==> flow/design.v <==
module axilite_slave(
	input axi_aclk,
	input axi_aresetn,
	output logic axi_awready,
	output logic axi_wready,
	output logic axi_arready,
	output logic axi_rvalid,
	output logic [31:0] axi_rdata,
	input axi_awvalid,
	input [11:0] axi_awaddr,
	input axi_wvalid,
	input [31:0] axi_wdata,
	input [3:0] axi_wstrb,
	input axi_arvalid,
	input [11:0] axi_araddr,
	input axi_rready,	
	output logic bk_wstart,
	output logic [11:0] bk_waddr,
	output logic [31:0] bk_wdata,
	output logic [3:0]  bk_wstrb,
	input bk_wdone,
	output logic bk_rstart,
	output logic [11:0] bk_raddr,
	input [31:0] bk_rdata,
	input bk_rdone
);
	logic [11:0] cache_waddr, cache_raddr;
	logic [31:0] cache_wdata, cache_rdata;
	logic [3:0]  cache_strb;
	logic cache_wstart, cache_rstart;
	logic cache_wdone, cache_rdone;
	enum logic [2:0] {WR_WAIT_ADDR, WR_WRITE_ADDR, WR_WRITE_DATA} axi_wr_state, axi_wr_next_state;
	enum logic [2:0] {RD_WAIT_ADDR, RD_READ_ADDR, RD_READ_DATA}   axi_rd_state, axi_rd_next_state;
	always_ff @(posedge axi_aclk  or negedge axi_aresetn) begin
		if (~axi_aresetn) begin
			axi_wr_state <= WR_WAIT_ADDR;
			axi_rd_state <= RD_WAIT_ADDR;
		end else begin
			axi_wr_state <= axi_wr_next_state;
			axi_rd_state <= axi_rd_next_state;
		end
	end
	always_ff @(posedge axi_aclk  or negedge axi_aresetn) begin
		if (~axi_aresetn) begin
			cache_waddr <= 12'b0;
			cache_wdata <= 32'b0;
			cache_strb <= 4'b0;
			cache_wstart <= 1'b0;
		end else begin
			case (axi_wr_state)
				WR_WAIT_ADDR: cache_wstart <= 0;
				WR_WRITE_ADDR: cache_waddr <= axi_awaddr;
				WR_WRITE_DATA: begin
					if(axi_wr_next_state == WR_WAIT_ADDR) begin
						cache_wdata <= axi_wdata;
						cache_strb <= axi_wstrb;
						cache_wstart <= 1;
					end					   
				end 
			endcase
		end
	end
	always_comb begin
		axi_wr_next_state = axi_wr_state;
		case(axi_wr_state)
			WR_WAIT_ADDR:
				if(axi_awvalid)begin
					axi_wr_next_state = WR_WRITE_ADDR;
				end
			WR_WRITE_ADDR:
				if(axi_awvalid && axi_awready)begin
					axi_wr_next_state = WR_WRITE_DATA;
				end
			WR_WRITE_DATA:
				if(axi_wvalid && axi_wready)begin
					axi_wr_next_state = WR_WAIT_ADDR;
				end
			default:
				axi_wr_next_state = WR_WAIT_ADDR;
		endcase
	end
	always_comb begin
		axi_awready = 1'b0;
		axi_wready = 1'b0;
		case(axi_wr_state)
			WR_WRITE_ADDR:begin
				axi_awready = 1'b1;
			end
			WR_WRITE_DATA:begin
				axi_wready = 1'b1;
			end			
		endcase
	end
	always_ff @(posedge axi_aclk  or negedge axi_aresetn) begin
		if (~axi_aresetn) begin
			cache_raddr <= 12'b0;
			cache_rstart <= 1'b0;
		end else begin
			case (axi_rd_state)
				RD_READ_ADDR: begin
					cache_raddr <= axi_araddr;
					cache_rstart <= 1;					 
				end
				RD_READ_DATA: begin
					cache_rstart <= 0;
				end				
			endcase
		end
	end
	always_comb begin
		axi_rd_next_state = axi_rd_state;
		case(axi_rd_state)
			RD_WAIT_ADDR:
				if(axi_arvalid)begin
					axi_rd_next_state = RD_READ_ADDR;
				end
			RD_READ_ADDR:
				if(axi_arvalid && axi_arready)begin
					axi_rd_next_state = RD_READ_DATA;
				end
			RD_READ_DATA:
				if(axi_rvalid && axi_rready)begin
					axi_rd_next_state = RD_WAIT_ADDR;
				end
			default:
				axi_rd_next_state = RD_WAIT_ADDR;
		endcase
	end
	always_comb begin
		axi_arready = 1'b0;
		axi_rvalid = 1'b0;
		axi_rdata = 32'b0;
		case(axi_rd_state)
			RD_READ_ADDR:begin
				axi_arready = 1'b1;
			end
			RD_READ_DATA:begin
				if(cache_rdone == 1'b1) begin
					axi_rvalid = 1'b1;
					axi_rdata = cache_rdata;
				end
			end
		endcase
	end  
	always_ff@(posedge axi_aclk or negedge axi_aresetn)begin
		if(~axi_aresetn)begin
			cache_wdone <= 1'b0;
			cache_rdone <= 1'b0;
			cache_rdata <= 32'b0;
		end
		else begin
			if(bk_wdone == 1'b1) begin
				cache_wdone <= bk_wdone;
			end
			if((axi_wr_state == WR_WAIT_ADDR) && (axi_wr_next_state == WR_WAIT_ADDR)) begin
				cache_wdone <= 0;
			end
			if(bk_rdone == 1'b1) begin
				cache_rdone <= bk_rdone;		 
				cache_rdata <= bk_rdata;		 
			end
			if((axi_rd_state == RD_READ_DATA) && (axi_rd_next_state == RD_WAIT_ADDR)) begin
				cache_rdone <= 0;
			end 
		end
	end	
	always_comb begin
		bk_waddr = cache_waddr;
		bk_wdata = cache_wdata;
		bk_wstrb = cache_strb;
		bk_wstart = cache_wstart;
		bk_raddr = cache_raddr;
		bk_rstart = cache_rstart;
	end
endmodule
# ---- Tool chain data of axilite_slave
# What the tools print for axilite_slave, step after step.
# Line numbers count from 1 in the design file above.
# Operators: Yosys type, input widths -> output width; for muxes data width and select width s.
# Cell names lack the library's common part.
# The mark -- stands for no value.
dict set report setup {
  design {axilite_slave}
  clock {axi_aclk}
  cell_library {sky130hd}
  corner {tt_025C_1v80}
}

# ---- After elaboration
# Yosys after proc, flatten, opt, wreduce and memory -nomap, before mapping. Memory bits, and registers merged into a memory's read port (data or address), are not among the register bits. Print and check cells are not counted. Equal cells are merged and count once.
dict set report word_totals {
  register_bits 101
  in_bits 100
  out_inout_bits 98
  elab_cells 49
}
dict set report classes {
  n_eq 5
  mux 20
  n_reduce_logical 14
}
# operator count
set ops {}
lappend ops {{$mux 32} 2}
lappend ops {{$pmux 3 s3} 2}
lappend ops {{$mux 3} 6}
lappend ops {{$logic_not 3->1} 4}
lappend ops {{$mux 1} 8}
lappend ops {{$reduce_bool 2->1} 3}
lappend ops {{$eq 3x1->1 const B} 2}
lappend ops {{$eq 3x2->1 const B} 2}
lappend ops {{$logic_and 1x1->1} 5}
lappend ops {{$reduce_and 2->1} 2}
lappend ops {{$pmux 1 s2} 2}
lappend ops {{$ne 2x2->1 const B} 1}

# ---- Logic depth
# Depth = most cells in a row (Yosys ltp): at word level without a register or memory, in the mapped netlist without a sequential cell, where the memories' decode and read muxes count.
dict set report logic_depth {
  word_depth 8
  ABC_AREA 0
  ltp_mapped 4
  ltp_nobuf 3
}

# ---- Netlist
# The flow's flattened synthesis, as Yosys stat reports it; memories are mapped. The netlist is that of the ABC_AREA named above (0 if unset); the other value can give another one.
# Totals and module areas in this step are rounded.
dict set report synth_totals {
  cells 262
  mapped_area_um2 4000
  seq_area_um2 2500
  ffs 101
  buffers 17
}
# type count type_area_um2
set types {}
lappend types {dfrtp_1 99 2.48E+03}
lappend types {mux2_2 92 1.04E+03}
lappend types {and3_1 32 200.192}
lappend types {dfstp_2 2 52.55}
lappend types {buf_6 3 33.782}
lappend types {clkbuf_1 9 33.782}
lappend types {mux2_1 2 22.522}
lappend types {a211oi_4 1 20.019}
lappend types {buf_2 4 20.019}
lappend types {a22o_1 2 17.517}
lappend types {inv_1 4 15.014}
lappend types {o21ai_0 3 15.014}
lappend types {nand2_1 3 11.261}
lappend types {o32a_1 1 10.01}
lappend types {nor2_1 2 7.507}
lappend types {and2_1 1 6.256}
lappend types {nand2b_1 1 6.256}
lappend types {buf_1 1 3.754}

# ---- Timing after synthesis
# Path of least setup slack by OpenSTA after synthesis, without wires, with an ideal clock, recovery checks aside; 20% of the period is set as input and as output delay. Where synthesis merged equal registers, the netlist keeps one of their names.
dict set report synth_timing {
  path_type {input to register}
  start {input axi_wvalid}
  end {register cache_wdata[12]}
  tclk_ns 3.78
  in_delay_ns 0.756
  setup_time_ns 0.125
  launch_ns 0.756
  arrival_ns 1.815
  required_time_ns 3.655
  path_slack_ns 1.840
  path_delay_ns 1.184
  stages 4
  n_path_buf 1
  period_less_setup_slack_ns 1.94
}
# "path_delay_ns" is the arrival time less input delay plus setup time.
# "stages": output pins that drive a net of the path, with the launching flip-flop's if there is one; two outputs of one cell count as two.
# "period_less_setup_slack_ns" is the clock period less the worst setup slack; recovery checks do not enter. This is arithmetic on one report: input and output delays are still those of the set period (20% each).
# The rows between start and end are the longest chain of elaborated cells between them; the timing report does not say that the signal goes this way. Where chains are equally long, one stands for them.
# A line is the first line of the expression or statement that the cell stems from. Yosys adds cells for indexed reads and writes and turns some case tables into memories.
dict set report synth_between {
  path_cell_list {nand2_1 -> a211oi_4 -> buf_6 -> mux2_2}
  elab_chain_cells 5
  cells_between 5
  classes_between {mux: 2; reduce/logical: 3}
}
# item line
set synth_rtl {}
lappend synth_rtl {{start: declaration} 11} ;# input axi_wvalid,
lappend synth_rtl {{$logic_and 1x1->1} 75} ;# if(axi_wvalid && axi_wready)begin
lappend synth_rtl {{$mux 3} 75}
lappend synth_rtl {{$pmux 3 s3} 65} ;# case(axi_wr_state)
lappend synth_rtl {{$logic_not 3->1} 54} ;# if(axi_wr_next_state == WR_WAIT_ADDR) begin
lappend synth_rtl {{$reduce_and 2->1} --}
lappend synth_rtl {{end: assignment} 46} ;# cache_wdata <= 32'b0;
lappend synth_rtl {{end: assignment} 55} ;# cache_wdata <= axi_wdata;
lappend synth_rtl {{end: declaration} 28} ;# logic [31:0] cache_wdata, cache_rdata;

# ---- Worst path after layout
# Path of least setup slack in the final report of flow run B (OpenROAD, finished layout, wires in). Where an end is a register, its clock arrival counts in the times.
dict set report layout_timing {
  path_type {register to output}
  start {register cache_rdone}
  end {output axi_rdata[3]}
  tclk_ns 1.24
  out_delay_ns 0.25
  launch_ns 0.34
  arrival_ns 1.32
  required_time_ns 0.99
  path_slack_ns -0.33
  stages 5
  n_path_buf 3
}
# The rows between start and end are the longest chain of elaborated cells between them; the timing report does not say that the signal goes this way. Where chains are equally long, one stands for them.
# At most two assigning lines are given for a register; there are more.
dict set report layout_between {
  path_cell_list {dfrtp_2 -> buf_6 -> buf_6 -> and3_4 -> buf_6}
  elab_chain_cells 2
  cells_between 2
  cone_lines 2
  classes_between {mux: 2}
}
# item line
set layout_rtl {}
lappend layout_rtl {{start: declaration} 31} ;# logic cache_wdone, cache_rdone;
lappend layout_rtl {{start: assignment} 148} ;# cache_rdone <= 1'b0;
lappend layout_rtl {{start: assignment} 159} ;# cache_rdone <= bk_rdone;
lappend layout_rtl {{$mux 32} 138} ;# if(cache_rdone == 1'b1) begin
lappend layout_rtl {{$mux 32} 133} ;# case(axi_rd_state)
lappend layout_rtl {{end: declaration} 8} ;# output logic [31:0] axi_rdata,

; Top module axilite_slave; platform sky130hd; tools Yosys and OpenROAD; 2 stored runs in no particular order. Input and output delays are each 20% of the period that was set; the output load is 0.01 pF.
; "achieved_period_ns" means the clock period less the worst setup slack. The figure is calculated, with input and output delays left at 20% of the set period.
; "worst_setup_path_time_ns" is the time allowed to the run's worst setup path (the clock period less input and output delay, where it has them) less its slack. Clock arrival times count: a late capture clock shortens it, a late launch clock lengthens it.
; "design_power_mw": no workload was simulated; the value follows from the tool's default switching activity.
; Values from the reports are rounded here.

[flow run A: settings]
period_ns = 1.92
CORE_UTILIZATION = 56
PLACE_DENSITY_LB_ADDON = 0.17
CELL_PAD_IN_SITES_GLOBAL_PLACEMENT = 3
ABC_AREA = 0
GPL_TIMING_DRIVEN = 0
CTS_CLUSTER_SIZE = 74
CAP_MARGIN = 15
MIN_ROUTING_LAYER = met1
CORE_MARGIN = 2
SLEW_MARGIN = 20
[flow run A: results]
outcome = no final report: placement broke off with FLW-0024

[flow run B: settings]
period_ns = 1.24
CORE_UTILIZATION = 23
CORE_MARGIN = 4
TNS_END_PERCENT = 10
GPL_ROUTABILITY_DRIVEN = 0
CAP_MARGIN = 30
MAX_ROUTING_LAYER = met5
SLEW_MARGIN = 20
[flow run B: results]
synth_chip_area_um2 = 4000
total_die_area_um2 = 20000
final_stdcell_area_um2 = 6400
final_util_frac = 0.38
setup_worst_slack_ns = -0.33
fin_tns_ns = -16
design_power_mw = 10
achieved_period_ns = 1.567
worst_setup_path_time_ns = 1.32
worst_setup_path_type = register to output
